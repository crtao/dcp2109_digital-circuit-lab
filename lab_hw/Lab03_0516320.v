==> flow/design.v <==
`timescale 1ns / 1ps
module lab3(
  input  clk,             
  input  reset_n,         
  input  [3:0] usr_btn,   
  output [3:0] usr_led    
);
    reg pwm;
    reg [3:0] counter=4'b0000;
    reg [3:0] btn_chk=4'b0000;
    integer state=4;
    integer pwm_cnt=0;
    assign usr_led[0]= counter[0] && pwm;
    assign usr_led[1]= counter[1] && pwm;
    assign usr_led[2]= counter[2] && pwm;
    assign usr_led[3]= counter[3] && pwm;
    always@(posedge clk)
    begin
    if(!reset_n)
    begin
            btn_chk=4'b0000;
            counter=4'b0001;
            pwm_cnt=0;
            state=2;
    end
    else 
    begin 
        if(btn_chk[1] && !usr_btn[1])
                btn_chk[1]=1'b0;              
        if(!btn_chk[1])                       
        begin
          if(usr_btn[1])                      
          begin
             #40000000;                       
             if(usr_btn[1])                   
             begin
                if(counter!=4'b0111)
                   counter=counter+4'b0001;                 
                btn_chk[1]=1'b1;              
             end
          end 
        end
        if(btn_chk[0] && !usr_btn[0])
                btn_chk[0]=1'b0;
        if(!btn_chk[0])
        begin
            if(usr_btn[0])
            begin
            #40000000;
                if(usr_btn[0])
                begin
                    if(counter!=4'b0000 && counter!=4'b1000)
                            counter=counter-4'b0001;
                    else if(counter==4'b0000)
                            counter=4'b1111;                
                    btn_chk[0]=1'b1;   
                end   
            end
        end
        if(btn_chk[3] && !usr_btn[3])
                btn_chk[3]=1'b0;
        if(!btn_chk[3])
        begin
            if(usr_btn[3])
            begin
            #40000000;
            if(usr_btn[3])
                if(state!=4)
                    state=state+1;
            btn_chk[3]=1'b1;
            end
        end
        if(btn_chk[2] && !usr_btn[2])
                btn_chk[2]=1'b0;
        if(!btn_chk[2])
        begin
             if(usr_btn[2])
             begin
             #40000000;
                if(usr_btn[2])
                     if(state!=0)
                         state=state-1;
                 btn_chk[2]=1'b1;
             end
         end
     pwm_cnt=pwm_cnt+1;
     if(pwm_cnt==1000000)
            pwm_cnt=0;
     case(state)
         0:  pwm=(pwm_cnt>50000)?1'b0:1'b1; 
         1:  pwm=(pwm_cnt>250000)?1'b0:1'b1;
         2:  pwm=(pwm_cnt>500000)?1'b0:1'b1;
         3:  pwm=(pwm_cnt>750000)?1'b0:1'b1; 
         4:  pwm=1'b1; 
         default: pwm=1'b0; 
     endcase
     end
end
endmodule
* From RTL to reports: lab3 *
What the tools print for lab3, step after step.
Lines are those of the file above, counted from 1.
Not given: n/a

inputs
  top = lab3
  clock = clk
  library = sky130hd
  library corner = tt_025C_1v80

* Elaborated design *
Yosys after proc, flatten, opt, wreduce and memory -nomap, before mapping. Enables and synchronous resets that opt folds into registers are not counted as muxes. Memory bits, and registers merged into a memory's read port (data or address), are not among the register bits. Print and check cells are not counted. Equal cells are merged and count once.

cells by class
  add/sub/neg operators = 5
  multiply operators = 0
  divide/modulo/power cells = 0
  order comparisons = 4
  equality and inequality tests = 8
  shift-type cells = 0
  muxes and demuxes = 39
  bitwise logic cells = 0
  reduce/logical cells = 17

operator list
  cell                                                                     number
  32-bit two-way mux                                                       10
  32-bit by 2-bit adder with 32-bit output (second input constant)         2
  32-bit by 2-bit == test with 1-bit output (second input constant)        2
  32-bit by 1-bit == test with 1-bit output (second input constant)        1
  32-bit by 17-bit > comparator with 1-bit output (second input constant)  1
  32-bit by 19-bit > comparator with 1-bit output (second input constant)  1
  32-bit by 2-bit subtractor with 32-bit output (second input constant)    1
  32-bit by 20-bit > comparator with 1-bit output (second input constant)  1
  32-bit by 21-bit > comparator with 1-bit output (second input constant)  1
  32-bit by 21-bit == test with 1-bit output (second input constant)       1
  32-bit by 3-bit == test with 1-bit output (second input constant)        1
  32-bit by 4-bit != test with 1-bit output (second input constant)        1
  32-bit logical NOT                                                       1
  32-bit nonzero test                                                      1
  4-bit two-way mux                                                        8
  1-bit two-way mux                                                        20
  1-bit logical AND                                                        9
  1-bit parallel mux with 5-bit select                                     1
  1-bit logical NOT                                                        4
  4-bit by 1-bit adder with 4-bit output (second input constant)           1
  4-bit by 1-bit subtractor with 4-bit output (second input constant)      1
  4-bit by 3-bit != test with 1-bit output (second input constant)         1
  4-bit != test (second input constant)                                    1
  4-bit logical NOT                                                        1
  4-bit nonzero test                                                       1

bit counts
  flip-flop bits (word level) = 73
  latch bits = 0
  memory bits (writable) = 0
  bits in read-only memories = 0
  word width x clocked read ports = 0
  memories = 0
  input port bits = 6
  output and inout bits = 4
  word-level cells = 78

* Longest topological paths *
Longest topological path by Yosys (ltp), each cell counted once; first at word level (registers and memories cut), then after technology mapping (sequential cells cut; the memories' decode and read muxes count).

logic depth
  word-level depth = 13
  ABC_AREA = 0
  mapped depth = 16
  depth with buffers taken out = 15

* Netlist *
Source: synth_stat.txt of the flow (Yosys; design flattened, memories mapped). It holds for the ABC_AREA given above (unset counts as 0); a run with the other value may have another netlist.

synthesis totals
  standard cells after synthesis = 726
  cell area after synthesis = 5594.1 um2
  sequential part of the area = 1471.4 um2
  flip-flops = 73
  buffer cells = 38

cells by type
  cell type                  number  area in all (um2)
  sky130_fd_sc_hd__dfxtp_1   72      1.44E+03
  sky130_fd_sc_hd__xnor2_1   60      525.504
  sky130_fd_sc_hd__xor2_1    33      289.027
  sky130_fd_sc_hd__nor2_1    72      270.259
  sky130_fd_sc_hd__nand3_1   51      255.245
  sky130_fd_sc_hd__nor3_1    42      210.202
  sky130_fd_sc_hd__nand2_1   53      198.941
  sky130_fd_sc_hd__and2_1    25      156.4
  sky130_fd_sc_hd__nand4_1   25      156.4
  sky130_fd_sc_hd__nor4_1    20      125.12
  sky130_fd_sc_hd__and3_1    19      118.864
  sky130_fd_sc_hd__ha_1      9       112.608
  sky130_fd_sc_hd__or3_1     17      106.352
  sky130_fd_sc_hd__and4_1    12      105.101
  sky130_fd_sc_hd__clkbuf_1  25      93.84
  sky130_fd_sc_hd__mux2i_1   9       90.086
  sky130_fd_sc_hd__o21ai_0   15      75.072
  sky130_fd_sc_hd__a21oi_1   14      70.067

Not listed: further types 57, cells in them 153.

* Path before layout *
Source: OpenSTA report_checks on the synthesized netlist (no wires, ideal clock, input and output delay 20% of the period each), path of least setup slack; recovery checks are left aside. Register names are those of the netlist, which keeps one name where synthesis merged equal registers.

timing after synthesis
  kind = register to register
  from = register state[0]
  to = register pwm
  period = 3.87 ns
  setup time = 0.133 ns
  launch time at the first pin = 0.000 ns
  arrival time = 3.782 ns
  required time = 3.737 ns
  slack = -0.045 ns
  path delay = 3.915 ns
  driving pins on the path = 17
  path buffers = 1
  synthesis period reached = 3.915 ns

"path delay" = arrival - input delay + setup time.
"driving pins on the path": output pins that drive a net of the path, with the launching flip-flop's if there is one; two outputs of one cell count as two.
"synthesis period reached" = period - worst setup slack (recovery checks aside). The figure is calculated, with input and output delays left at 20% of the set period.
Between the ends stands the longest chain of elaborated cells between them, by number of cells; it is not shown to be the way that was timed. Of several equally long chains one is given.
A line is the first line of the expression or statement that the cell stems from. Yosys adds cells for indexed reads and writes and turns some case tables into memories.
A register here has more assigning lines than the two given.

between the ends, after synthesis
  cell sequence = sky130_fd_sc_hd__dfxtp_1 > sky130_fd_sc_hd__inv_1 > sky130_fd_sc_hd__ha_1 > sky130_fd_sc_hd__nor4bb_1 > sky130_fd_sc_hd__nand4_1 > sky130_fd_sc_hd__o31ai_2 > sky130_fd_sc_hd__mux2i_1 > sky130_fd_sc_hd__ha_1 > sky130_fd_sc_hd__and2_1 > sky130_fd_sc_hd__clkbuf_1 > sky130_fd_sc_hd__nand3_1 > sky130_fd_sc_hd__or3_1 > sky130_fd_sc_hd__and4bb_2 > sky130_fd_sc_hd__xor2_1 > sky130_fd_sc_hd__nand4b_1 > sky130_fd_sc_hd__a2111oi_0 > sky130_fd_sc_hd__o2111a_1
  length of the longest elaborated chain = 12
  elaborated cells on any way between the ends = 18
  source lines of those cells = 10
  those cells by class = 2 x add/sub; 5 x eq/ne; 9 x mux; 2 x reduce/logical

ends and longest elaborated chain, after synthesis
  element                                        RTL line  RTL
  start, declared                                11        integer state=4;
  start, assigned                                69        state=state+1;
  start, assigned                                82        state=state-1;
  32-bit by 2-bit adder with 32-bit output       69
  32-bit two-way mux                             68        if(state!=4)
  32-bit two-way mux                             64        if(usr_btn[3])
  32-bit two-way mux                             62        if(!btn_chk[3])
  32-bit two-way mux                             19        if(!reset_n)
  32-bit by 2-bit subtractor with 32-bit output  82
  32-bit two-way mux                             81        if(state!=0)
  32-bit two-way mux                             77        if(usr_btn[2])
  32-bit two-way mux                             75        if(!btn_chk[2])
  32-bit two-way mux                             19
  32-bit by 3-bit == test with 1-bit output      89        case(state)
  1-bit parallel mux with 5-bit select           89
  end, assigned                                  90        0:  pwm=(pwm_cnt>50000)?1'b0:1'b1;
  end, assigned                                  91        1:  pwm=(pwm_cnt>250000)?1'b0:1'b1;
  end, declared                                  8         reg pwm;

* Worst path after layout *
Path of least setup slack in the final report of run B (OpenROAD, finished layout, wires in). Where an end is a register, its clock arrival counts in the times.

timing after layout
  kind = input to register
  from = input port usr_btn[3]
  to = register pwm
  period = 3.73 ns
  input delay = 0.75 ns
  setup time = 0.12 ns
  launch time at the first pin = 0.75 ns
  arrival time = 4.10 ns
  required time = 3.98 ns
  slack = -0.12 ns
  driving pins on the path = 16
  path buffers = 5

Between the ends stands the longest chain of elaborated cells between them, by number of cells; it is not shown to be the way that was timed. Of several equally long chains one is given.
A register here has more assigning lines than the two given.

between the ends, after layout
  cell sequence = sky130_fd_sc_hd__clkdlybuf4s15_1 > sky130_fd_sc_hd__nand2b_1 > sky130_fd_sc_hd__or4_4 > sky130_fd_sc_hd__buf_6 > sky130_fd_sc_hd__buf_4 > sky130_fd_sc_hd__nor3_2 > sky130_fd_sc_hd__a21oi_2 > sky130_fd_sc_hd__nor3b_2 > sky130_fd_sc_hd__buf_4 > sky130_fd_sc_hd__nand2_1 > sky130_fd_sc_hd__buf_4 > sky130_fd_sc_hd__nor4_4 > sky130_fd_sc_hd__xnor2_2 > sky130_fd_sc_hd__nand4_1 > sky130_fd_sc_hd__a2111oi_2 > sky130_fd_sc_hd__o2111a_1
  length of the longest elaborated chain = 13
  elaborated cells on any way between the ends = 19
  source lines of those cells = 9
  those cells by class = 1 x add/sub; 4 x eq/ne; 10 x mux; 4 x reduce/logical

ends and longest elaborated chain, after layout
  element                                        RTL line  RTL
  start, declared                                5         input  [3:0] usr_btn,
  1-bit logical NOT                              60        if(btn_chk[3] && !usr_btn[3])
  1-bit logical AND                              60
  1-bit two-way mux                              60
  1-bit two-way mux                              19        if(!reset_n)
  32-bit two-way mux                             62        if(!btn_chk[3])
  32-bit two-way mux                             19
  32-bit by 2-bit subtractor with 32-bit output  82        state=state-1;
  32-bit two-way mux                             81        if(state!=0)
  32-bit two-way mux                             77        if(usr_btn[2])
  32-bit two-way mux                             75        if(!btn_chk[2])
  32-bit two-way mux                             19
  32-bit by 3-bit == test with 1-bit output      89        case(state)
  1-bit parallel mux with 5-bit select           89
  end, assigned                                  90        0:  pwm=(pwm_cnt>50000)?1'b0:1'b1;
  end, assigned                                  91        1:  pwm=(pwm_cnt>250000)?1'b0:1'b1;
  end, declared                                  8         reg pwm;

Subject: lab3 on sky130hd, stored results

Hello all,

Settings and measured results of 2 stored flow runs for module lab3 (sky130hd), not sorted in any way. The constraints put input and output delay at 20% of the set period each and load the outputs with 0.01 pF.
"worst setup path time (ns)" means the part of the period allowed to the worst setup path (the constraints hold back 20% at inputs and 20% at outputs) less its slack; where the path has registers, the arrival times of their clocks count too.

settings of run A
{
  "period_ns": 2.72,
  "CORE_UTILIZATION": 49,
  "SETUP_SLACK_MARGIN": 0.68,
  "PLACE_DENSITY_LB_ADDON": 0.04,
  "CORE_MARGIN": 10,
  "CELL_PAD_IN_SITES_GLOBAL_PLACEMENT": 3,
  "CELL_PAD_IN_SITES_DETAIL_PLACEMENT": 1,
  "CTS_CLUSTER_SIZE": 72,
  "CAP_MARGIN": 40,
  "MIN_ROUTING_LAYER": "met2",
  "SLEW_MARGIN": 20
}
report of run A: did not finish, place, FLW-0024

settings of run B
{
  "period_ns": 3.73,
  "CORE_UTILIZATION": 52,
  "PLACE_DENSITY_LB_ADDON": 0.07,
  "TNS_END_PERCENT": 60,
  "ABC_AREA": 0,
  "MIN_ROUTING_LAYER": "met1",
  "CAP_MARGIN": 20,
  "CORE_MARGIN": 2,
  "SLEW_MARGIN": 20
}
report of run B
yosys chip area after synthesis (um^2): 5594.1
finish__design__die__area: 11603.6
finish__design__instance__utilization: 0.7604
finish__timing__setup__ws: -0.117
finish__timing__setup__tns: -0.138
worst setup path time (ns): 3.10
worst setup path kind: input to register

Thanks
